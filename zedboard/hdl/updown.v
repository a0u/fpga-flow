==> flow/design.v <==
`timescale 1ns/1ps
module up_down_counter(
	input clock,
	input reset,
	input up,
	input down,
	output reg [7:0] count
);
	reg [7:0] addend;
	always @(*) begin
		if (up & ~down) begin
			addend = 8'h01;
		end else if (~up & down) begin
			addend = 8'hFF;
		end else begin
			addend = 8'h00;
		end
	end
	always @(posedge clock) begin
		if (reset) begin
			count <= 8'h0;
		end else begin
			count <= count + addend;
		end
	end
endmodule
== Reports on up_down_counter ==
The steps from the RTL of up_down_counter to its reports follow in flow order.
Line numbers count from 1 in the design file above.
Library cell names are shortened.
Not given: n/a

* Top module: up_down_counter
* Clock port: clock
* Standard-cell library: sky130hd
* Library corner: tt_025C_1v80

== Word level ==
Source: Yosys, flattened and elaborated, memories not mapped. Widths are those after wreduce; folded enables and synchronous resets count as part of the registers. Registers that Yosys merges into a memory's read port (data or address) are not register bits. Print and check cells do not count. Equal cells are merged and count once.

* Muxes and demuxes: 2
* Bitwise operators: 4
* Add/subtract/negate cells: 1

{| class="wikitable"
|+ Operators by type and width
! operator !! number
|-
| 8-bit two-way mux || 2
|-
| 8-bit adder || 1
|-
| 1-bit bitwise AND || 2
|-
| 1-bit NOT || 2
|}

* Bits in registers: 8
* Bits of input ports: 4

== Logic depth ==
Longest topological path by Yosys (ltp), each cell counted once; first at word level (registers and memories cut), then after technology mapping (sequential cells cut; the memories' decode and read muxes count).

* Depth in word-level cells: 5
* ABC_AREA: 0
* Depth in mapped cells: 11
* Depth with buffers taken out: 10

== Synthesis result ==
Yosys stat after the flow's synthesis: flattened, memories mapped to cells. It holds for the ABC_AREA given above (unset counts as 0); a run with the other value may have another netlist.

{| class="wikitable"
|+ Cell types
! cell type !! number !! area in all (um^2)
|-
| dfxtp_1 || 8 || 160.154
|-
| ha_1 || 4 || 50.048
|-
| xnor2_1 || 4 || 35.034
|-
| nor2b_1 || 5 || 31.28
|-
| buf_2 || 6 || 30.029
|-
| o21ai_0 || 6 || 30.029
|-
| nor2_1 || 7 || 26.275
|-
| a21oi_1 || 5 || 25.024
|-
| mux2_2 || 2 || 22.522
|-
| mux2i_1 || 2 || 20.019
|-
| inv_1 || 5 || 18.768
|-
| nor4b_1 || 2 || 17.517
|-
| xor2_1 || 2 || 17.517
|-
| nand2_1 || 4 || 15.014
|-
| nand3b_1 || 2 || 15.014
|-
| nand2b_1 || 2 || 12.512
|-
| o22ai_1 || 2 || 12.512
|-
| a41o_2 || 1 || 11.261
|}

Other cell types: 16; their cells: 16.

* Area of sequential cells: 160.2 um^2
* Cells in the netlist: 85
* Buffers: 8
* Flip-flops: 8
* Synthesis area: 675.6 um^2

== Timing after synthesis ==
Source: OpenSTA report_checks on the synthesized netlist (no wires, ideal clock, input and output delay 20% of the period each), path of least setup slack; recovery checks are left aside. Register names are those of the netlist, which keeps one name where synthesis merged equal registers.

* Path kind: input to register
* From: input port up
* To: register count[6]
* Path buffers: 2
* External input delay: 0.866 ns
* Time at the first pin: 0.866 ns
* Slack: 1.599 ns
* Data arrival time: 2.611 ns
* Setup time: 0.121 ns
* Period: 4.33 ns
* Delay of the path: 1.866 ns
* Stages on the path: 10
* Period reached after synthesis: 2.731 ns

"delay of the path" is the arrival time less input delay plus setup time.
"stages on the path" counts driving pins, that of a launching flip-flop among them; a cell with two outputs on the path counts twice.
"period reached after synthesis" is the clock period less the worst setup slack; recovery checks do not enter. This is arithmetic on one report: input and output delays are still those of the set period (20% each).
Between the ends stands the longest chain of elaborated cells between them, by number of cells; it is not shown to be the way that was timed. Of several equally long chains one is given.
Each line given opens the expression or statement behind the cell; cells for indexed reads and writes are added by Yosys, which also makes memories of some case tables.

* Path through: inv_1 > ha_1 > clkbuf_1 > buf_2 > xor2_1 > ha_1 > a31oi_1 > o22ai_1 > o21ai_0 > mux2_2
* Cells in the longest elaborated chain: 5
* Elaborated cells on any way between the ends: 6
* RTL lines with such cells: 3
* Those cells by class: 1 x add/sub; 2 x mux; 3 x logic

{| class="wikitable"
|+ RTL lines, path post-synthesis
! item !! RTL line !! RTL
|-
| start: declaration || 5 || <nowiki>input up,</nowiki>
|-
| 1-bit NOT || 13 || <nowiki>end else if (~up & down) begin</nowiki>
|-
| 1-bit bitwise AND || 13 ||
|-
| 8-bit two-way mux || 13 ||
|-
| 8-bit two-way mux || 11 || <nowiki>if (up & ~down) begin</nowiki>
|-
| 8-bit adder || 23 || <nowiki>count <= count + addend;</nowiki>
|-
| end: assignment || 21 || <nowiki>count <= 8'h0;</nowiki>
|-
| end: assignment || 23 ||
|-
| end: declaration || 7 || <nowiki>output reg [7:0] count</nowiki>
|}

== Path in the finished layout ==
Path of least setup slack in the final report of run 1 (OpenROAD, finished layout, wires in). Where an end is a register, its clock arrival counts in the times.

* Path kind: input to register
* From: input port up
* To: register count[7]
* Period: 1.63 ns
* Path buffers: 1
* External input delay: 0.33 ns
* Time at the first pin: 0.33 ns
* Setup time: 0.07 ns
* Data arrival time: 2.07 ns
* Stages on the path: 10
* Slack: -0.27 ns

Between the ends stands the longest chain of elaborated cells between them, by number of cells; it is not shown to be the way that was timed. Of several equally long chains one is given.

* Path through: buf_8 > inv_8 > ha_4 > inv_2 > ha_4 > or3b_4 > a21oi_4 > o22ai_2 > or4_1 > o211ai_1
* Cells in the longest elaborated chain: 5
* Elaborated cells on any way between the ends: 6
* RTL lines with such cells: 3
* Those cells by class: 1 x add/sub; 2 x mux; 3 x logic

{| class="wikitable"
|+ RTL lines, path post-layout
! item !! RTL line !! RTL
|-
| start: declaration || 5 || <nowiki>input up,</nowiki>
|-
| 1-bit NOT || 13 || <nowiki>end else if (~up & down) begin</nowiki>
|-
| 1-bit bitwise AND || 13 ||
|-
| 8-bit two-way mux || 13 ||
|-
| 8-bit two-way mux || 11 || <nowiki>if (up & ~down) begin</nowiki>
|-
| 8-bit adder || 23 || <nowiki>count <= count + addend;</nowiki>
|-
| end: assignment || 21 || <nowiki>count <= 8'h0;</nowiki>
|-
| end: assignment || 23 ||
|-
| end: declaration || 7 || <nowiki>output reg [7:0] count</nowiki>
|}

==> results <==
Measured results for up_down_counter: 2 stored runs of the Yosys and OpenROAD flow on sky130hd. The settings differ; the order carries no meaning. The constraints put input and output delay at 20% of the set period each and load the outputs with 0.01 pF.
"overall power": no workload was simulated; the value follows from the tool's default switching activity.

=== Run 1 ===
{| class="wikitable"
! Setting !! Value
|-
| period_ns || 1.63
|-
| CORE_UTILIZATION || 16
|-
| PLACE_DENSITY_LB_ADDON || 0.07
|-
| CORE_ASPECT_RATIO || 1.85
|-
| CTS_CLUSTER_SIZE || 12
|-
| CTS_CLUSTER_DIAMETER || 388
|-
| CAP_MARGIN || 20
|-
| SLEW_MARGIN || 25
|-
| CORE_MARGIN || 2
|-
! Result !! Value
|-
| Full die area || 4783.2 um^2
|-
| Overall power || 1058 uW
|-
| Smallest setup slack || -0.269 ns
|-
| Synthesis area || 675.6 um^2
|-
| Post-layout utilization || 0.291
|-
| Final worst hold slack || 0.562 ns
|}

=== Run 2 ===
{| class="wikitable"
! Setting !! Value
|-
| period_ns || 2.57
|-
| CORE_UTILIZATION || 48
|-
| SETUP_SLACK_MARGIN || 0.4
|-
| PLACE_DENSITY_LB_ADDON || 0.23
|-
| HOLD_SLACK_MARGIN || 0.03
|-
| CELL_PAD_IN_SITES_GLOBAL_PLACEMENT || 2
|-
| GPL_TIMING_DRIVEN || 1
|-
| CTS_CLUSTER_SIZE || 89
|-
| MIN_ROUTING_LAYER || met2
|-
| MAX_ROUTING_LAYER || met4
|-
| CAP_MARGIN || 20
|-
| CORE_MARGIN || 2
|-
| SLEW_MARGIN || 20
|}
Did not finish, placement stopped with FLW-0024.
